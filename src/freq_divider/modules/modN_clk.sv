==> flow/design.v <==
module modN_clk #(
    parameter n = 100
) (
    input clk,
    input en,
    input rst_n,
    output logic clk_out
);
  localparam N = n;
  localparam width = $clog2(N);
  logic [width-1:0] count;
  modN_counter #(
      .n(N)
  ) q (
      .clk(clk),
      .rst_n(rst_n),
      .en(en),
      .q(count)
  );
  always @(posedge clk, negedge rst_n) begin
    if (~rst_n) begin
      clk_out <= 1'b0;
    end else begin
      if (count == 0) begin
        clk_out = ~clk_out;
      end
    end
  end
endmodule
module modN_counter #(
    parameter n = 100
) (
    clk,
    rst_n,
    en,
    q
);
  localparam N = n;
  localparam width = $clog2(N);
  input clk, rst_n, en;
  output logic [width-1:0] q;
  always @(posedge clk, negedge rst_n) begin
    if (~rst_n) q <= 0;
    else begin
      if (q == N) q <= 0;
      else if (en) q <= q + 1;
    end
  end
endmodule
**From RTL to reports: modN_clk**

What the tools print for modN_clk, step after step.
Lines are those of the file above, counted from 1.
Operators carry their Yosys type and port widths (W data, S select, Z words).
Library cell names are shortened.
A cell with -- has no value.

- Design top: modN_clk
- Clock input: clk
- Standard-cell library: sky130hd
- Corner: tt_025C_1v80

**Word level**

Counts by Yosys on the flattened word-level netlist (proc, flatten, opt, wreduce; memories kept). Register bits leave out memories and registers merged into their read ports (data or address). Print and check cells are left out. Cells with the same type and inputs are merged into one.

- Bits in registers: 8
- Input bits: 3
- Output and inout bits: 1
- Cells after elaboration: 9

- $add $sub $neg: 1
- Equal/unequal tests: 1
- Muxes and demuxes: 2
- Bitwise gates (word level): 1
- Reduce/logical cells: 2

Operators by type and width:

| cell | count |
|---|---|
| $mux W7 | 2 |
| $add A7 B1 Y7 const B | 1 |
| $eq A7 B7 Y1 const B | 1 |
| $logic_not A7 Y1 | 1 |
| $reduce_bool A2 Y1 | 1 |
| $not A1 Y1 | 1 |

**Logic depth**

Yosys ltp: most cells in a row. Word level: on the elaborated netlist, between registers, memories and ports. Mapped: between sequential cells and ports; inverters and the memories' decode and read muxes count.

- Depth after elaboration: 3
- ABC_AREA: 0
- Depth in mapped cells: 5
- Gate-level depth less buffers: 5

**Netlist**

Source: synth_stat.txt of the flow (Yosys; design flattened, memories mapped). It holds for the ABC_AREA given above (unset counts as 0); a run with the other value may have another netlist.

Cell types:

| cell type | count | total area (µm²) |
|---|---|---|
| dfrtp_1 | 8 | 200.192 |
| xnor2_1 | 3 | 26.275 |
| ha_1 | 2 | 25.024 |
| nor4_4 | 1 | 21.27 |
| xor2_1 | 2 | 17.517 |
| nor2_1 | 4 | 15.014 |
| nand4_2 | 1 | 12.512 |
| or3_1 | 2 | 12.512 |
| mux2_1 | 1 | 11.261 |
| o21bai_2 | 1 | 11.261 |
| or3b_4 | 1 | 11.261 |
| a21oi_1 | 2 | 10.01 |
| nand3_1 | 2 | 10.01 |
| o21ai_0 | 2 | 10.01 |
| inv_1 | 2 | 7.507 |
| nand2_1 | 2 | 7.507 |
| and2_1 | 1 | 6.256 |
| nand4_1 | 1 | 6.256 |

- Cell count: 38
- Mapped area: 421.7 µm²
- Sequential part of the area: 200.2 µm²
- Flip-flops: 8
- Buffers: 0

By module: a second synthesis without flattening, with its own total; a netlist apart from the flattened one above.

- Cells (unflattened synthesis): 39
- Area (unflattened synthesis): 407.9 µm²

Each row is one instance without its submodules.

Modules:

| module | times used | cells | area (µm²) | sequential area (µm²) |
|---|---|---|---|---|
| modN_counter #(n=100) | 1 | 35 | 354.1 | 175.2 |
| modN_clk | 1 | 4 | 53.8 | 25.0 |

**Path before layout**

Source: OpenSTA report_checks on the synthesized netlist (no wires, ideal clock, input and output delay 20% of the period each), path of least setup slack; recovery checks are left aside. Register names are those of the netlist, which keeps one name where synthesis merged equal registers.

- Path kind: reg-to-reg
- Start point: register q.q[0]
- End point: register q.q[1]
- Period: 1.62 ns
- Library setup time: 0.128 ns
- Launch time at the first pin: 0.000 ns
- Arrival time: 1.433 ns
- Required time: 1.492 ns
- Slack: 0.060 ns
- Path delay: 1.561 ns
- Stages: 6
- Buffers on the path: 0
- Period reached after synthesis: 1.56 ns

"path delay" = arrival - input delay + setup time.
"stages": output pins that drive a net of the path, with the launching flip-flop's if there is one; two outputs of one cell count as two.
"period reached after synthesis" is the clock period less the worst setup slack; recovery checks do not enter. This is arithmetic on one report: input and output delays are still those of the set period (20% each).
The rows between start and end are the longest chain of elaborated cells between them; the timing report does not say that the signal goes this way. Where chains are equally long, one stands for them.
A line is the first line of the expression or statement that the cell stems from. Yosys adds cells for indexed reads and writes and turns some case tables into memories.
A register here has more assigning lines than the two given.

- Cell sequence: dfrtp_1 > inv_1 > ha_1 > or3b_4 > o21bai_2 > mux2_1
- Length of the longest elaborated chain: 3
- Elaborated cells between the ends (all ways): 5
- RTL lines with such cells: 2
- Classes of those cells: add/sub (1); eq/ne (1); mux (2); reduce/logical (1)

RTL lines, path post-synthesis:

| element | RTL line | RTL |
|---|---|---|
| start, declared | 41 | `output logic [width-1:0] q;` |
| start, assigned | 43 | `if (~rst_n) q <= 0;` |
| start, assigned | 46 | `else if (en) q <= q + 1;` |
| $add A7 B1 Y7 | 46 |  |
| $mux W7 | 46 |  |
| $mux W7 | 45 | `if (q == N) q <= 0;` |
| end, assigned | 45 |  |
| end, assigned | 46 |  |
| end, declared | 41 |  |

**Path in the finished layout**

Path of least setup slack in the final report of run 1 (OpenROAD, finished layout, wires in). Where an end is a register, its clock arrival counts in the times.

- Path kind: reg-to-reg
- Start point: register q.q[1]
- End point: register q.q[1]
- Period: 1.5 ns
- Library setup time: 0.11 ns
- Launch time at the first pin: 0.25 ns
- Arrival time: 1.65 ns
- Required time: 1.64 ns
- Slack: -0.01 ns
- Stages: 6
- Buffers on the path: 0

The rows between start and end are the longest chain of elaborated cells between them; the timing report does not say that the signal goes this way. Where chains are equally long, one stands for them.
A register here has more assigning lines than the two given.

- Cell sequence: dfrtp_1 > inv_1 > ha_1 > or3b_4 > o21bai_4 > mux2_4
- Length of the longest elaborated chain: 3
- Elaborated cells between the ends (all ways): 5
- RTL lines with such cells: 2
- Classes of those cells: add/sub (1); eq/ne (1); mux (2); reduce/logical (1)

RTL lines, path after layout:

| element | RTL line | RTL |
|---|---|---|
| start, declared | 41 | `output logic [width-1:0] q;` |
| start, assigned | 43 | `if (~rst_n) q <= 0;` |
| start, assigned | 46 | `else if (en) q <= q + 1;` |
| $add A7 B1 Y7 | 46 |  |
| $mux W7 | 46 |  |
| $mux W7 | 45 | `if (q == N) q <= 0;` |
| end, assigned | 45 |  |
| end, assigned | 46 |  |
| end, declared | 41 |  |

Appendix: measured runs

Measured results for modN_clk: 2 stored runs of the Yosys and OpenROAD flow on sky130hd. The settings differ; the order carries no meaning. The constraints put input and output delay at 20% of the set period each and load the outputs with 0.01 pF.
"period reached" means the clock period less the worst setup slack. The figure is calculated, with input and output delays left at 20% of the set period.
"time on the worst setup path" = time allowed to the worst setup path (clock period - input delay - output delay, where it has them) - its slack; a late launch clock adds to it, a late capture clock takes from it.
"overall power": no workload was simulated; the value follows from the tool's default switching activity.

### Run 1

Settings: `period_ns=1.5`, `CORE_UTILIZATION=35`, `SETUP_SLACK_MARGIN=0.32`, `PLACE_DENSITY=0.74`, `CORE_MARGIN=3`, `TNS_END_PERCENT=90`, `ABC_AREA=0`, `GPL_ROUTABILITY_DRIVEN=1`, `CTS_CLUSTER_SIZE=95`, `CTS_CLUSTER_DIAMETER=168`, `SLEW_MARGIN=15`, `MIN_ROUTING_LAYER=met2`, `MAX_ROUTING_LAYER=met5`, `CAP_MARGIN=20`

- Overall power: 1.118 mW
- Final design utilization: 0.571
- Std-cell area (final layout): 581.8 µm²
- Area inside the die boundary: 1657.3 µm²
- Time on the worst setup path: 1.51 ns
- Critical path kind: reg-to-reg
- Period reached: 1.509 ns
- Synthesized cell area: 421.7 µm²
- Worst slack on setup checks: -0.009 ns

### Run 2

Settings: `period_ns=1.45`, `CAP_MARGIN=20`, `CORE_MARGIN=2`, `CORE_UTILIZATION=40`, `SLEW_MARGIN=20`

- Overall power: 1.075 mW
- Final design utilization: 0.602
- Std-cell area (final layout): 571.8 µm²
- Area inside the die boundary: 1329.7 µm²
- Time on the worst setup path: 1.52 ns
- Critical path kind: reg-to-reg
- Period reached: 1.523 ns
- Synthesized cell area: 421.7 µm²
- Worst slack on setup checks: -0.073 ns
